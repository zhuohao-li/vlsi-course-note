==> flow/design.v <==
module seg_filter (
    input wire clk,
    input wire rst_n,
    input wire signed [15:0] seg_in,
    output wire signed [15:0] seg_out,
    input wire signed [15:0] a1,
    input wire signed [15:0] a2,
    input wire signed [15:0] b0,
    input wire signed [15:0] b1,
    input wire signed [15:0] b2
);
    reg signed [15:0] reg_out[1:0];
    wire signed [15:0] adder_out [3:0];
    wire signed [31:0] mul_out [4:0];
    assign adder_out[0] = seg_in + adder_out[1];
    assign adder_out[1] = mul_out[0] + mul_out[1];
    assign adder_out[2] = mul_out[2] + adder_out[3];
    assign adder_out[3] = mul_out[3] + mul_out[4];
    assign mul_out[0] = (-a1 * reg_out[0])>>14;
    assign mul_out[1] = (-a2 * reg_out[1])>>14;
    assign mul_out[2] = b0 * adder_out[0];
    assign mul_out[3] = b1 * reg_out[0];
    assign mul_out[4] = b2 * reg_out[1];
    assign seg_out = adder_out[2];
    always @(posedge clk or negedge rst_n) begin
        if(!rst_n)
          reg_out[0] <= 0;
        else
          reg_out[0] <= adder_out[0];
    end
    always @(posedge clk or negedge rst_n) begin
        if(!rst_n)
          reg_out[1] <= 0;
        else
          reg_out[1] <= reg_out[0];
    end
endmodule
**Reports on seg_filter**

The steps from the RTL of seg_filter to its reports follow in flow order.
Line numbers count from 1 in the design file above.
Cell names lack the library's common part.
The mark -- stands for no value.

- Top module: seg_filter
- Clock port: clk
- Cell library: sky130hd
- Library corner: tt_025C_1v80

**Word-level counts**

Counts by Yosys on the flattened word-level netlist (proc, flatten, opt, wreduce). Print and check cells are left out. Cells with the same type and inputs are merged into one.

- Register bits after elaboration: 32
- Input bits: 98
- Word-level cells: 13

- Add/sub/neg operators: 6
- Multiply operators: 5

Operator list:

| kind | number |
|---|---|
| multiplier 32 x 16 -> 30 bit | 2 |
| multiplier 16 x 16 -> 16 bit | 3 |
| adder 16 bit | 4 |
| negator 16 -> 32 bit | 2 |

**Logic depth**

Yosys ltp: most cells in a row. Word level: on the elaborated netlist, between registers, memories and ports. Mapped: between sequential cells and ports; inverters and the memories' decode and read muxes count.

- Word-level depth: 6
- ABC_AREA: 1
- Depth in mapped cells: 86

**Mapped cells and area**

Yosys stat after the flow's synthesis: flattened, memories mapped to cells. It holds for the ABC_AREA given above (unset counts as 0); a run with the other value may have another netlist.

- Cells in the netlist: 4,978
- Mapped area: 37,662.4 um^2
- Area of sequential cells: 800.8 um^2
- Flip-flops: 32
- Buffers: 137

Cells by type:

| cell type | number | area in all (um^2) |
|---|---|---|
| fa_1 | 852 | 1.71E+04 |
| inv_1 | 1,581 | 5.93E+03 |
| ha_1 | 346 | 4.33E+03 |
| nand2_1 | 1,139 | 4,275.35 |
| nor2_1 | 379 | 1.42E+03 |
| dfrtp_1 | 32 | 800.768 |
| nand3_1 | 133 | 665.638 |
| xor2_1 | 50 | 437.92 |
| clkbuf_1 | 94 | 352.838 |
| a21oi_1 | 67 | 335.322 |
| xnor2_1 | 34 | 297.786 |
| o21ai_0 | 43 | 215.206 |
| nand4_1 | 26 | 162.656 |
| nand3b_1 | 18 | 135.13 |
| nor2_2 | 18 | 112.608 |
| nor2_4 | 10 | 112.608 |
| nand2_2 | 15 | 93.84 |
| buf_2 | 18 | 90.086 |

Other cell types: 29; their cells: 123.

**Path before layout**

Path of least setup slack by OpenSTA after synthesis, without wires, with an ideal clock, recovery checks aside; 20% of the period is set as input and as output delay. Where synthesis merged equal registers, the netlist keeps one of their names.

- Path type: in2out
- From: input a2[2]
- To: output seg_out[15]
- Clock period: 27,900 ps
- Time at the first pin: 5,580 ps
- Data arrival time: 19,963 ps
- Required time: 22,320 ps
- Setup slack: 2,357 ps
- Delay of the path: 14,383 ps
- Stages on the path: 80
- Period reached after synthesis: 25,543 ps

"delay of the path" is the arrival time less input delay plus setup time.
A path that ends at an output port has no setup time.
"stages on the path": output pins that drive a net of the path, with the launching flip-flop's if there is one; two outputs of one cell count as two.
"period reached after synthesis" is the clock period less the worst setup slack; recovery checks do not enter. This is arithmetic on one report: input and output delays are still those of the set period (20% each).
Between the ends stands the longest chain of elaborated cells between them, by number of cells; it is not shown to be the way that was timed. Of several equally long chains one is given.
A line is the first line of the expression or statement that the cell stems from. Yosys adds cells for indexed reads and writes and turns some case tables into memories.

- Cells stage by stage: nor2_4 nand3_1 nor2_1 nand3_1 nor2_1 inv_1 nor2_1 inv_1 or3_1 nand2_1 inv_1 nand2_1 fa_1 fa_1 fa_1 inv_1 fa_1 fa_1 [... 44 more ...] nor3_1 nand3b_1 o2111ai_1 xor2_1 inv_1 nand2_1 nand2_1 inv_1 nand3_1 nand2_1 nand2_1 nand2_1 inv_1 nand2_1 nand2_1 nand2_1 nand2_1 inv_1
- Cells in the longest elaborated chain: 6
- Elaborated cells between the ends (all ways): 6
- Source lines of those cells: 5
- Those cells by class: add/sub (4); mul (2)

RTL lines, path post-synthesis:

| item | line | source |
|---|---|---|
| from (decl) | 7 | `input wire signed [15:0] a2,` |
| negator 16 -> 32 bit | 20 | `assign mul_out[1] = (-a2 * reg_out[1])>>14;` |
| multiplier 32 x 16 -> 30 bit | 20 |  |
| adder 16 bit | 16 | `assign adder_out[1] = mul_out[0] + mul_out[1];` |
| adder 16 bit | 15 | `assign adder_out[0] = seg_in + adder_out[1];` |
| multiplier 16 x 16 -> 16 bit | 21 | `assign mul_out[2] = b0 * adder_out[0];` |
| adder 16 bit | 17 | `assign adder_out[2] = mul_out[2] + adder_out[3];` |
| to (decl) | 5 | `output wire signed [15:0] seg_out,` |

Some nets on the timed path still bear RTL names; the line given drives or declares the net.

Nets with RTL names, path post-synthesis:

| signal | line |
|---|---|
| adder_out[0][14] | 15 |

**Worst path after layout**

Path of least setup slack in the final report of flow run 1 (OpenROAD, finished layout, wires in). Where an end is a register, its clock arrival counts in the times.
The path's times are printed in steps of 10 ps; the period is the one set.

- Path type: in2out
- From: input a2[3]
- To: output seg_out[15]
- Clock period: 28,400 ps
- Time at the first pin: 5,680 ps
- Data arrival time: 20,840 ps
- Required time: 22,720 ps
- Setup slack: 1,880 ps
- Stages on the path: 88

Between the ends stands the longest chain of elaborated cells between them, by number of cells; it is not shown to be the way that was timed. Of several equally long chains one is given.

- Cells stage by stage: buf_8 nor2_4 buf_6 buf_4 nand2_2 nor2_2 inv_1 nor2_2 inv_2 nor2_4 nand2_2 nand2_4 inv_6 nand2_2 fa_1 fa_1 inv_2 fa_1 [... 52 more ...] nor3_4 nand3b_1 o2111ai_2 xor2_2 inv_1 nand2_1 nand2_1 inv_1 nand3_1 nand2_1 nand2_1 nand2_2 nand3_1 nand2_1 nand2_1 nand2_1 inv_2 buf_12
- Cells in the longest elaborated chain: 6
- Elaborated cells between the ends (all ways): 6
- Source lines of those cells: 5
- Those cells by class: add/sub (4); mul (2)

RTL lines, path after layout:

| item | line | source |
|---|---|---|
| from (decl) | 7 | `input wire signed [15:0] a2,` |
| negator 16 -> 32 bit | 20 | `assign mul_out[1] = (-a2 * reg_out[1])>>14;` |
| multiplier 32 x 16 -> 30 bit | 20 |  |
| adder 16 bit | 16 | `assign adder_out[1] = mul_out[0] + mul_out[1];` |
| adder 16 bit | 15 | `assign adder_out[0] = seg_in + adder_out[1];` |
| multiplier 16 x 16 -> 16 bit | 21 | `assign mul_out[2] = b0 * adder_out[0];` |
| adder 16 bit | 17 | `assign adder_out[2] = mul_out[2] + adder_out[3];` |
| to (decl) | 5 | `output wire signed [15:0] seg_out,` |

Some nets on the timed path still bear RTL names; the line given drives or declares the net.

Nets with RTL names, path after layout:

| signal | line |
|---|---|
| adder_out[0][10] | 15 |

seg_filter through Yosys and OpenROAD on sky130hd: 2 stored runs, unordered, with their settings and measured results. The constraints put input and output delay at 20% of the set period each and load the outputs with 0.01 pF.
"achieved clock period" means the clock period less the worst setup slack. The figure is calculated, with input and output delays left at 20% of the set period.
"worst setup path time" means the part of the period allowed to the worst setup path (the constraints hold back 20% at inputs and 20% at outputs) less its slack; where the path has registers, the arrival times of their clocks count too.
"worst setup path time" is given in steps of 10 ps.

### Flow run 1

Settings: `period_ns=28.4`, `CORE_UTILIZATION=21`, `SETUP_SLACK_MARGIN=5.0`, `PLACE_DENSITY=0.69`, `CORE_ASPECT_RATIO=1.99`, `CORE_MARGIN=7`, `CELL_PAD_IN_SITES_GLOBAL_PLACEMENT=0`, `ABC_AREA=1`, `MAX_ROUTING_LAYER=met5`, `CAP_MARGIN=20`, `SLEW_MARGIN=20`

- Achieved clock period: 26,518 ps
- Summed negative setup slack: 0 ps
- Smallest hold slack: 687 ps
- Post-synthesis cell area: 37,662.4 um^2
- Area inside the die boundary: 192,107.0 um^2
- Setup slack of the worst path: 1,882 ps
- Worst setup path time: 15,160 ps
- Kind of the worst setup path: in2out
- Utilization of the finished layout: 25.0 %

### Flow run 2

Settings: `period_ns=45.2`, `CORE_UTILIZATION=42`, `PLACE_DENSITY_LB_ADDON=0.1`, `CORE_ASPECT_RATIO=1.6`, `CORE_MARGIN=8`, `CELL_PAD_IN_SITES_GLOBAL_PLACEMENT=0`, `ABC_AREA=0`, `CTS_CLUSTER_DIAMETER=211`, `MAX_ROUTING_LAYER=met5`, `CAP_MARGIN=20`, `SLEW_MARGIN=20`

- Achieved clock period: 36,301 ps
- Summed negative setup slack: 0 ps
- Smallest hold slack: 509 ps
- Post-synthesis cell area: 35,885.7 um^2
- Area inside the die boundary: 95,310.6 um^2
- Setup slack of the worst path: 8,899 ps
- Worst setup path time: 18,220 ps
- Kind of the worst setup path: in2out
- Utilization of the finished layout: 45.5 %
