==> flow/design.v <==
module lpf_1st (
				I_clk,
				I_reset,
				I_data,
				O_data
				);
parameter in_width = 8;
parameter out_width = 12;
parameter coeffa_width = 11;
parameter coeffb_width = 10;
wire signed [coeffa_width:0] a1 = -'sd1408;
wire signed [coeffa_width:0] a2 =  'sd571;
wire signed [coeffb_width:0] b1 =  'sd740;
input I_clk, I_reset;
input signed [in_width:0] I_data;
output signed [out_width:0] O_data;
wire signed [out_width:0] data_del_in;
reg signed [out_width:0] data_del_1, data_del_2;
always @ (posedge I_clk)
begin
    data_del_1 <= I_reset ? 0 : data_del_in;
    data_del_2 <= I_reset ? 0 : data_del_1;
end
wire signed [out_width+coeffa_width:0] del_1st_xa1 = data_del_1 * a1;
wire signed [out_width+coeffa_width:0] del_2nd_xa2 = data_del_2 * a2;
wire signed [out_width+coeffa_width:0] in_data_ext = I_data <<< (coeffa_width-1);
wire signed [out_width+coeffa_width:0] in_data_sum = in_data_ext - del_1st_xa1 - del_2nd_xa2;
wire signed [out_width+1:0] in_data_sum_round = in_data_sum[out_width+coeffa_width:coeffa_width-1] + in_data_sum[coeffa_width-2];
assign data_del_in = in_data_sum_round[out_width:0];
wire signed [out_width+coeffb_width:0] del_in_ext = data_del_in <<< coeffb_width;
wire signed [out_width+coeffb_width:0] del_1st_xb1 = data_del_1 * b1;
wire signed [out_width+coeffb_width:0] del_2nd_ext = data_del_2 <<< coeffb_width;
wire signed [out_width+coeffb_width+1:0] out_data_sum = del_in_ext + del_1st_xb1 + del_2nd_ext;
wire signed [out_width+1:0] out_data_sum_round = out_data_sum[out_width+coeffb_width+1:coeffb_width] + out_data_sum[coeffb_width-1];
wire over_flow = !out_data_sum_round[out_width+1]&&out_data_sum_round[out_width];
wire under_flow = out_data_sum_round[out_width+1]&&!out_data_sum_round[out_width];
assign O_data = over_flow ? {1'b0,{(out_width){1'b1}}} :
				under_flow ? {1'b1,{(out_width){1'b0}}} :
				out_data_sum_round[out_width:0];
endmodule
module lpf_2nd (
				I_clk,
				I_reset,
				I_data,
				O_data
				);
parameter in_width = 12;
parameter out_width = 15;
parameter coeffa_width = 11;
parameter coeffb_width = 10;
wire signed [coeffa_width:0] a1 = -'sd1348;
wire signed [coeffa_width:0] a2 =  'sd882;
wire signed [coeffb_width:0] b1 = -'sd788;
input I_clk, I_reset;
input signed [in_width:0] I_data;
output signed [out_width:0] O_data;
wire signed [out_width:0] data_del_in;
reg signed [out_width:0] data_del_1, data_del_2;
always @ (posedge I_clk)
begin
    data_del_1 <= I_reset ? 0 : data_del_in;
    data_del_2 <= I_reset ? 0 : data_del_1;
end
wire signed [out_width+coeffa_width:0] del_1st_xa1 = data_del_1 * a1;
wire signed [out_width+coeffa_width:0] del_2nd_xa2 = data_del_2 * a2;
wire signed [out_width+coeffa_width:0] in_data_ext = I_data <<< (coeffa_width-1);
wire signed [out_width+coeffa_width:0] in_data_sum = in_data_ext - del_1st_xa1 - del_2nd_xa2;
wire signed [out_width+1:0] in_data_sum_round = in_data_sum[out_width+coeffa_width:coeffa_width-1] + in_data_sum[coeffa_width-2];
assign data_del_in = in_data_sum_round[out_width:0];
wire signed [out_width+coeffb_width:0] del_in_ext = data_del_in <<< coeffb_width;
wire signed [out_width+coeffb_width:0] del_1st_xb1 = data_del_1 * b1;
wire signed [out_width+coeffb_width:0] del_2nd_ext = data_del_2 <<< coeffb_width;
wire signed [out_width+coeffb_width+1:0] out_data_sum = del_in_ext + del_1st_xb1 + del_2nd_ext;
wire signed [out_width+1:0] out_data_sum_round = out_data_sum[out_width+coeffb_width+1:coeffb_width] + out_data_sum[coeffb_width-1];
wire over_flow = !out_data_sum_round[out_width+1]&&out_data_sum_round[out_width];
wire under_flow = out_data_sum_round[out_width+1]&&!out_data_sum_round[out_width];
assign O_data = over_flow ? {1'b0,{(out_width){1'b1}}} :
				under_flow ? {1'b1,{(out_width){1'b0}}} :
				out_data_sum_round[out_width:0];
endmodule
module lpf_top (
	   O_data,
	   I_clk,
          I_reset,
	   I_data
       );
input [8:0] I_data;
input I_clk, I_reset;
output [8:0] O_data;
wire signed [12:0] iir1_out;
wire signed [15:0] iir2_out;
lpf_1st ilpf_1st (
               .I_clk        (I_clk),
               .I_reset      (I_reset),
               .I_data       (I_data),
               .O_data       (iir1_out)
               );
lpf_2nd ilpf_2nd (
               .I_clk        (I_clk),
               .I_reset      (I_reset),
               .I_data       (iir1_out),
               .O_data       (iir2_out)
		   );
wire signed [19:0] data_gain = iir2_out * 27;
wire signed [9:0] data_round = data_gain[19:10] + data_gain[9];
wire overflow = !data_round[9]&&data_round[8];
wire underflow = data_round[9]&&!data_round[8];
assign O_data = overflow ? {1'b0,{8{1'b1}}} :
                underflow ? {1'b1,{8{1'b0}}} : data_round[8:0];
endmodule
# Tool chain data of lpf_top
# What the tools print for lpf_top, step after step.
# Line numbers count from 1 in the design file above.
# Operators: Yosys type, input widths -> output width; for muxes data width and select width s.
# Library cell names are shortened.
setup:
  top_module: "lpf_top"
  clock_port: "I_clk"
  lib: "sky130hd"
  lib_corner: "tt_025C_1v80"

# Word level
# Source: Yosys, flattened and elaborated, memories not mapped. Widths are those after wreduce; folded enables and synchronous resets count as part of the registers. Registers that Yosys merges into a memory's read port (data or address) are not register bits. Print and check cells do not count. Equal cells are merged and count once.
classes:
  n_addsub: 13
  multipliers: 7
  muxes: 6
  reduce_and_logical: 12
op_table:
  columns: ["operator", "n"]
  rows:
  - ["$mul 13x11->23 const B", 1]
  - ["$mul 16x10->25 const B", 1]
  - ["$mul 16x10->24 const B", 1]
  - ["$mul 16x9->24 const B", 1]
  - ["$mul 13x9->21 const B", 1]
  - ["$mul 16x6->20 const B", 1]
  - ["$mul 13x5->16 const B", 1]
  - ["$mux 16", 2]
  - ["$add 26x26->27", 1]
  - ["$add 27x26->27", 1]
  - ["$sub 23x26->26", 1]
  - ["$sub 26x26->26", 1]
  - ["$mux 13", 2]
  - ["$add 23x23->24", 1]
  - ["$add 24x23->24", 1]
  - ["$sub 19x23->23", 1]
  - ["$sub 23x23->23", 1]
  - ["$mux 9", 2]
  - ["$add 17x1->17", 1]
  - ["$add 16x1->16", 1]
  - ["$add 14x1->14", 1]
  - ["$add 13x1->13", 1]
  - ["$add 10x1->10", 1]
  - ["$logic_and 1x1->1", 6]
  - ["$logic_not 1->1", 6]
bits:
  register_bits: 58
  input_bits: 11

# Depth
# Yosys ltp: most cells in a row. Word level: on the elaborated netlist, between registers, memories and ports. Mapped: between sequential cells and ports; inverters and the memories' decode and read muxes count.
logic_depth:
  depth_word: 27
  abc_area: 0
  ltp_mapped: 93

# Netlist
# Yosys stat after the flow's synthesis: flattened, memories mapped to cells. It holds for the ABC_AREA given above (unset counts as 0); a run with the other value may have another netlist.
synth_totals:
  cells: 2514
  mapped_area_um2: 23628.9
  ffs: 58
by_type:
  columns: ["cell_type", "n", "area_total_um2"]
  rows:
  - ["fa_1", 353, 7.07E+03]
  - ["ha_1", 515, 6443.68]
  - ["inv_1", 552, 2.07E+03]
  - ["xnor2_1", 162, 1.42E+03]
  - ["dfxtp_1", 58, 1.16E+03]
  - ["xor2_1", 81, 709.43]
  - ["a21oi_1", 112, 560.538]
  - ["nor2_1", 126, 472.954]
  - ["a21o_1", 41, 307.795]
  - ["o21ai_0", 54, 270.259]
  - ["nand2_1", 57, 213.955]
  - ["nor2b_1", 28, 175.168]
  - ["nand3_1", 33, 165.158]
  - ["nor3_1", 31, 155.149]
  - ["o21a_1", 18, 135.13]
  - ["and3_1", 20, 125.12]
  - ["o21bai_1", 16, 120.115]
  - ["nand2b_1", 18, 112.608]
# Not listed: further types 78, cells in them 239.
# The figures by module come from a second, unflattened synthesis with its own total; it is not the netlist above.
hier_totals:
  hier_cells: 2738
  area_unflattened_um2: 24832.6
# Each row is one instance without its submodules.
by_module:
  columns: ["mod", "n_inst", "cells", "area_um2", "mod_seq_area_um2"]
  rows:
  - ["lpf_2nd", 1, 1508, 13520.5, 640.6]
  - ["lpf_1st", 1, 964, 9028.7, 520.5]
  - ["lpf_top", 1, 266, 2283.4, 0.0]

# Timing after synthesis
# Source: OpenSTA report_checks on the synthesized netlist (no wires, ideal clock, input and output delay 20% of the period each), path of least setup slack; recovery checks are left aside. Register names are those of the netlist, which keeps one name where synthesis merged equal registers.
synth_timing:
  path_type: "input to output"
  start: "in I_data[2]"
  end: "out O_data[7]"
  period_ns: 57.8
  launch_ns: 11.560
  arrival_time_ns: 28.105
  required_time_ns: 46.240
  setup_slack_ns: 18.135
  delay_ns: 16.545
  stages: 75
  period_less_setup_slack_ns: 39.665
# "delay_ns" = arrival - input delay + setup time.
# A path that ends at an output port has no setup time.
# "stages": output pins that drive a net of the path, with the launching flip-flop's if there is one; two outputs of one cell count as two.
# "period_less_setup_slack_ns" = period - worst setup slack (recovery checks aside). The figure is calculated, with input and output delays left at 20% of the set period.
# The rows between start and end are the longest chain of elaborated cells between them; the timing report does not say that the signal goes this way. Where chains are equally long, one stands for them.
# A line is the first line of the expression or statement that the cell stems from. Yosys adds cells for indexed reads and writes and turns some case tables into memories.
synth_between:
  path_cell_list: "fa_1 > ha_1 > and2_1 > nor2b_1 > a22oi_1 > o221ai_1 > a211oi_1 > nand3_1 > nor3_1 > and3_1 > o22ai_1 > xnor2_1 > fa_1 > inv_1 > ha_1 > inv_1 > o21ai_0 > a2111oi_0 > [39 not listed] > ha_1 > a21o_1 > ha_1 > a21o_1 > a22o_1 > nor3_1 > nand2b_1 > nand2_1 > and2_1 > nor2_1 > ha_1 > nand2_1 > nor4_1 > nand3_1 > xor2_1 > o21ai_0 > mux2i_1 > o21a_1"
  elab_chain_len: 26
  cone_cells: 32
  cone_lines: 22
  cone_classes: "13 x add/sub; 1 x mul; 6 x mux; 12 x reduce/logical"
synth_rtl:
  columns: ["item", "line", "source"]
  rows:
  - ["start, declared", 87, "input [8:0] I_data;"]
  - ["$sub 19x23->23", 27, "wire signed [out_width+coeffa_width:0] in_data_sum = in_data_ext - del_1st_xa1 - del_2nd_xa2;"]
  - ["$sub 23x23->23", 27, null]
  - ["$add 13x1->13", 28, "wire signed [out_width+1:0] in_data_sum_round = in_data_sum[out_width+coeffa_width:coeffa_width-1] + in_data_s ..."]
  - ["$add 23x23->24", 33, "wire signed [out_width+coeffb_width+1:0] out_data_sum = del_in_ext + del_1st_xb1 + del_2nd_ext;"]
  - ["$add 24x23->24", 33, null]
  - ["$add 14x1->14", 34, "wire signed [out_width+1:0] out_data_sum_round = out_data_sum[out_width+coeffb_width+1:coeffb_width] + out_dat ..."]
  - ["$logic_not 1->1", 36, "wire under_flow = out_data_sum_round[out_width+1]&&!out_data_sum_round[out_width];"]
  - ["[12 not listed]", null, null]
  - ["$mux 16", 77, "assign O_data = over_flow ? {1'b0,{(out_width){1'b1}}} :"]
  - ["$mul 16x6->20", 104, "wire signed [19:0] data_gain = iir2_out * 27;"]
  - ["$add 10x1->10", 105, "wire signed [9:0] data_round = data_gain[19:10] + data_gain[9];"]
  - ["$logic_not 1->1", 107, "wire underflow = data_round[9]&&!data_round[8];"]
  - ["$logic_and 1x1->1", 107, null]
  - ["$mux 9", 109, "underflow ? {1'b1,{8{1'b0}}} : data_round[8:0];"]
  - ["$mux 9", 108, "assign O_data = overflow ? {1'b0,{8{1'b1}}} :"]
  - ["end, declared", 89, "output [8:0] O_data;"]

# Worst path after layout
# From the final timing report of run A: the path of least setup slack in the routed layout; clock arrival at registers is part of the times.
layout_timing:
  path_type: "input to output"
  start: "in I_data[3]"
  end: "out O_data[3]"
  period_ns: 32.6
  launch_ns: 6.52
  arrival_time_ns: 23.84
  required_time_ns: 26.08
  setup_slack_ns: 2.24
  stages: 78
# The rows between start and end are the longest chain of elaborated cells between them; the timing report does not say that the signal goes this way. Where chains are equally long, one stands for them.
layout_between:
  path_cell_list: "clkdlybuf4s50_1 > inv_1 > fa_1 > inv_1 > ha_1 > nand3_2 > nor2b_1 > a22oi_1 > o221ai_1 > a211oi_2 > nand3_2 > nor3_4 > and3_1 > o22ai_1 > xnor2_2 > fa_1 > inv_1 > ha_1 > [42 not listed] > ha_1 > a21o_1 > ha_1 > a21o_1 > a22o_1 > nor3_2 > nand2b_1 > nand2_1 > and2_1 > nor2_1 > ha_1 > nand2_1 > nor4_4 > nand3_4 > xor2_4 > buf_4 > maj3_1 > clkdlybuf4s50_1"
  elab_chain_len: 26
  cone_cells: 32
  cone_lines: 22
  cone_classes: "13 x add/sub; 1 x mul; 6 x mux; 12 x reduce/logical"
layout_rtl:
  columns: ["item", "line", "source"]
  rows:
  - ["start, declared", 87, "input [8:0] I_data;"]
  - ["$sub 19x23->23", 27, "wire signed [out_width+coeffa_width:0] in_data_sum = in_data_ext - del_1st_xa1 - del_2nd_xa2;"]
  - ["$sub 23x23->23", 27, null]
  - ["$add 13x1->13", 28, "wire signed [out_width+1:0] in_data_sum_round = in_data_sum[out_width+coeffa_width:coeffa_width-1] + in_data_s ..."]
  - ["$add 23x23->24", 33, "wire signed [out_width+coeffb_width+1:0] out_data_sum = del_in_ext + del_1st_xb1 + del_2nd_ext;"]
  - ["$add 24x23->24", 33, null]
  - ["$add 14x1->14", 34, "wire signed [out_width+1:0] out_data_sum_round = out_data_sum[out_width+coeffb_width+1:coeffb_width] + out_dat ..."]
  - ["$logic_not 1->1", 36, "wire under_flow = out_data_sum_round[out_width+1]&&!out_data_sum_round[out_width];"]
  - ["[12 not listed]", null, null]
  - ["$mux 16", 77, "assign O_data = over_flow ? {1'b0,{(out_width){1'b1}}} :"]
  - ["$mul 16x6->20", 104, "wire signed [19:0] data_gain = iir2_out * 27;"]
  - ["$add 10x1->10", 105, "wire signed [9:0] data_round = data_gain[19:10] + data_gain[9];"]
  - ["$logic_not 1->1", 107, "wire underflow = data_round[9]&&!data_round[8];"]
  - ["$logic_and 1x1->1", 107, null]
  - ["$mux 9", 109, "underflow ? {1'b1,{8{1'b0}}} : data_round[8:0];"]
  - ["$mux 9", 108, "assign O_data = overflow ? {1'b0,{8{1'b1}}} :"]
  - ["end, declared", 89, "output [8:0] O_data;"]

# Measured results for lpf_top: 2 stored runs of the Yosys and OpenROAD flow on sky130hd. The settings differ; the order carries no meaning. The constraints put input and output delay at 20% of the set period each and load the outputs with 0.01 pF.
# By "achieved_clock_period_ns" is meant the clock period of the run minus its worst setup slack. This is arithmetic on one report: input and output delays are still those of the set period (20% each).
# "worst_path_time_ns" = time allowed to the worst setup path (clock period - input delay - output delay, where it has them) - its slack; a late launch clock adds to it, a late capture clock takes from it.
runs:
  - name: "run A"
    settings:
      period_ns: 32.6
      SETUP_SLACK_MARGIN: 1.4
      CAP_MARGIN: 20
      CORE_MARGIN: 2
      CORE_UTILIZATION: 40
      SLEW_MARGIN: 20
    results:
      ys_area_um2: 23628.9
      worst_path_time_ns: 17.32
      critical_path_kind: "input to output"
      post_route_stdcell_area_um2: 25764.7
      worstSetupSlack_ns: 2.238
      util_pct: 43.9
      ws_hold_ns: 0.659
      achieved_clock_period_ns: 30.362
      die_footprint_um2: 61031.2
      setupTns_ns: 0.000
  - name: "run B"
    settings:
      period_ns: 49.9
      CORE_UTILIZATION: 66
      SETUP_SLACK_MARGIN: 5.0
      PLACE_DENSITY_LB_ADDON: 0.11
      CELL_PAD_IN_SITES_GLOBAL_PLACEMENT: 2
      TNS_END_PERCENT: 40
      ABC_AREA: 1
      GPL_TIMING_DRIVEN: 0
      GPL_ROUTABILITY_DRIVEN: 1
      CAP_MARGIN: 35
      SLEW_MARGIN: 15
      CORE_MARGIN: 2
    outcome: "no results, placement failed with FLW-0024"
